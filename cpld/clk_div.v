==> flow/design.v <==
module clk_div (input in_clk , output reg out_clk);
reg       [7:0] counter = 0;
always @ (posedge in_clk)
begin
 if (counter == 8'd216)   
 begin
   out_clk <= !out_clk;
	counter <= 0;
 end else begin
	counter <= counter + 1;  
 end
end
endmodule 
# --- From RTL to reports: clk_div ---
# Tool output for the design above, in the order of the flow.
# Lines are those of the file above, counted from 1.
# Operators carry their Yosys type and port widths (W data, S select, Z words).
# Cell names lack the library's common part.
design:
  design: "clk_div"
  clock: "in_clk"
  cell_library: "sky130hd"
  pvt_corner: "tt_025C_1v80"

# --- Word level ---
# Source: Yosys, flattened and elaborated, memories not mapped. Widths are those after wreduce; folded enables and synchronous resets count as part of the registers. Registers that Yosys merges into a memory's read port (data or address) are not register bits. Print and check cells do not count. Equal cells are merged and count once.
word_totals:
  regBits: 9
  elab_cells: 5
classes:
  n_reduce_logical: 1
  add_sub_neg: 1
  equal: 1
ops:
  columns: ["cell", "count"]
  rows:
  - ["$add A8 B1 Y8 const B", 1]
  - ["$eq A8 B8 Y1 const B", 1]
  - ["$logic_not A1 Y1", 1]

# --- Longest topological paths ---
# Depth = most cells in a row (Yosys ltp): at word level without a register or memory, in the mapped netlist without a sequential cell, where the memories' decode and read muxes count.
logic_depth:
  ltp_word: 1
  abc_area: 0
  ltp_mapped: 5

# --- Netlist ---
# Source: synth_stat.txt of the flow (Yosys; design flattened, memories mapped). It holds for the ABC_AREA given above (unset counts as 0); a run with the other value may have another netlist.
# Totals and module areas in this step are rounded.
by_type:
  columns: ["cell_type", "count", "area_total_um2"]
  rows:
  - ["dfxtp_1", 8, 160.154]
  - ["edfxtp_1", 1, 30.029]
  - ["xor2_1", 3, 26.275]
  - ["ha_1", 2, 25.024]
  - ["nor2_1", 6, 22.522]
  - ["inv_1", 4, 15.014]
  - ["mux2_4", 1, 15.014]
  - ["nand3_1", 3, 15.014]
  - ["nand4bb_1", 1, 11.261]
  - ["and4b_1", 1, 10.01]
  - ["nand3_2", 1, 10.01]
  - ["a22o_1", 1, 8.758]
  - ["and2b_2", 1, 8.758]
  - ["xnor2_1", 1, 8.758]
  - ["o21bai_1", 1, 7.507]
  - ["nor2b_1", 1, 6.256]
  - ["or3_1", 1, 6.256]
  - ["a21oi_1", 1, 5.005]
# Not listed: further types 2, cells in them 2.
synth_totals:
  flip_flops: 9
  mapped_area_mm2: 0.0004
  sequential_area_mm2: 0.00019
  cell_count: 40
  buf_cells: 0

# --- Path before layout ---
# OpenSTA on the mapped netlist: ideal clock, no wires. The path of least setup slack (recovery checks aside). Input and output delay are each 20% of the period. Register names are those of the netlist, which keeps one name where synthesis merged equal registers.
synth_path:
  kind: "reg-to-reg"
  startpoint: "reg counter[0]"
  endpoint: "reg out_clk"
  path_slack_ns: 0.995
  tclk_ns: 2.23
  delay_ns: 1.235
  n_path_buf: 0
  t_first_pin_ns: 0.000
  stages: 5
  arrival_ns: 0.899
  period_less_setup_slack_ns: 1.235
# "delay_ns" is the arrival time less input delay plus setup time.
# "stages": output pins that drive a net of the path, with the launching flip-flop's if there is one; two outputs of one cell count as two.
# "period_less_setup_slack_ns" is the clock period less the worst setup slack; recovery checks do not enter. This is arithmetic on one report: input and output delays are still those of the set period (20% each).
# Between the ends stands the longest chain of elaborated cells between them, by number of cells; it is not shown to be the way that was timed. Of several equally long chains one is given.
# Each line given opens the expression or statement behind the cell; cells for indexed reads and writes are added by Yosys, which also makes memories of some case tables.
synth_between:
  path_cell_list: "dfxtp_1 -> inv_1 -> ha_1 -> nand4bb_1 -> nor2_1"
  elab_chain_len: 1
synth_lines:
  columns: ["item", "line", "rtl"]
  rows:
  - ["from (decl)", 2, "reg       [7:0] counter = 0;"]
  - ["from (assign)", 8, "counter <= 0;"]
  - ["from (assign)", 10, "counter <= counter + 1;"]
  - ["$eq A8 B8 Y1", 5, "if (counter == 8'd216)"]
  - ["to (assign)", 7, "out_clk <= !out_clk;"]
  - ["to (decl)", 1, "module clk_div (input in_clk , output reg out_clk);"]

# --- Worst path after layout ---
# From the final timing report of job 2: the path of least setup slack in the routed layout; clock arrival at registers is part of the times.
layout_path:
  kind: "reg-to-reg"
  startpoint: "reg counter[0]"
  endpoint: "reg out_clk"
  tclk_ns: 1.18
  n_path_buf: 0
  path_slack_ns: 0.03
  stages: 5
  t_first_pin_ns: 0.24
  arrival_ns: 1.11
# Between the ends stands the longest chain of elaborated cells between them, by number of cells; it is not shown to be the way that was timed. Of several equally long chains one is given.
layout_between:
  path_cell_list: "dfxtp_4 -> inv_2 -> ha_4 -> nand4bb_1 -> nor2_2"
  elab_chain_len: 1
layout_lines:
  columns: ["item", "line", "rtl"]
  rows:
  - ["from (decl)", 2, "reg       [7:0] counter = 0;"]
  - ["from (assign)", 8, "counter <= 0;"]
  - ["from (assign)", 10, "counter <= counter + 1;"]
  - ["$eq A8 B8 Y1", 5, "if (counter == 8'd216)"]
  - ["to (assign)", 7, "out_clk <= !out_clk;"]
  - ["to (decl)", 1, "module clk_div (input in_clk , output reg out_clk);"]

# clk_div through Yosys and OpenROAD on sky130hd: 2 stored runs, unordered, with their settings and measured results. The constraints put input and output delay at 20% of the set period each and load the outputs with 0.01 pF.
# "period_reached_ns" is the run's clock period less its worst setup slack. It is reckoned from that one timing run; input and output delays stay at 20% of the period that was set.
# "worstPathTime_ns": the worst setup path's part of the clock period (all of it between registers, 20% less for each end at a port) less its slack. A launch clock that arrives late makes it longer, a capture clock that arrives late makes it shorter.
# By "totalPower_uw" is meant OpenSTA's value without simulated activity: inputs other than the clock are taken to toggle once in ten clock periods, and the tool carries that through the logic.
# The results are shown rounded.
runs:
  - name: "job 1"
    settings:
      period_ns: 0.9
      CORE_UTILIZATION: 45
      PLACE_DENSITY_LB_ADDON: 0.19
      CORE_ASPECT_RATIO: 0.74
      GPL_TIMING_DRIVEN: 1
      CTS_CLUSTER_SIZE: 59
      CTS_CLUSTER_DIAMETER: 376
      SLEW_MARGIN: 25
      CAP_MARGIN: 20
      CORE_MARGIN: 2
    outcome: "incomplete, floorplanning halted on PDN-0185"
  - name: "job 2"
    settings:
      period_ns: 1.18
      CAP_MARGIN: 20
      CORE_MARGIN: 2
      CORE_UTILIZATION: 40
      SLEW_MARGIN: 20
    results:
      worst_setup_slack_ns: 0.028
      yosys.chip_area_mm2: 0.0004
      final_cell_area_mm2: 0.000514
      totalPower_uw: 495
      hold_worst_slack_ns: 0.442
      tns_ns: 0.000
      worstPathTime_ns: 1.15
      timing.worst_path_kind: "reg-to-reg"
      period_reached_ns: 1.152
      design.die.area_mm2: 0.00127
      finalUtil_pct: 54.9
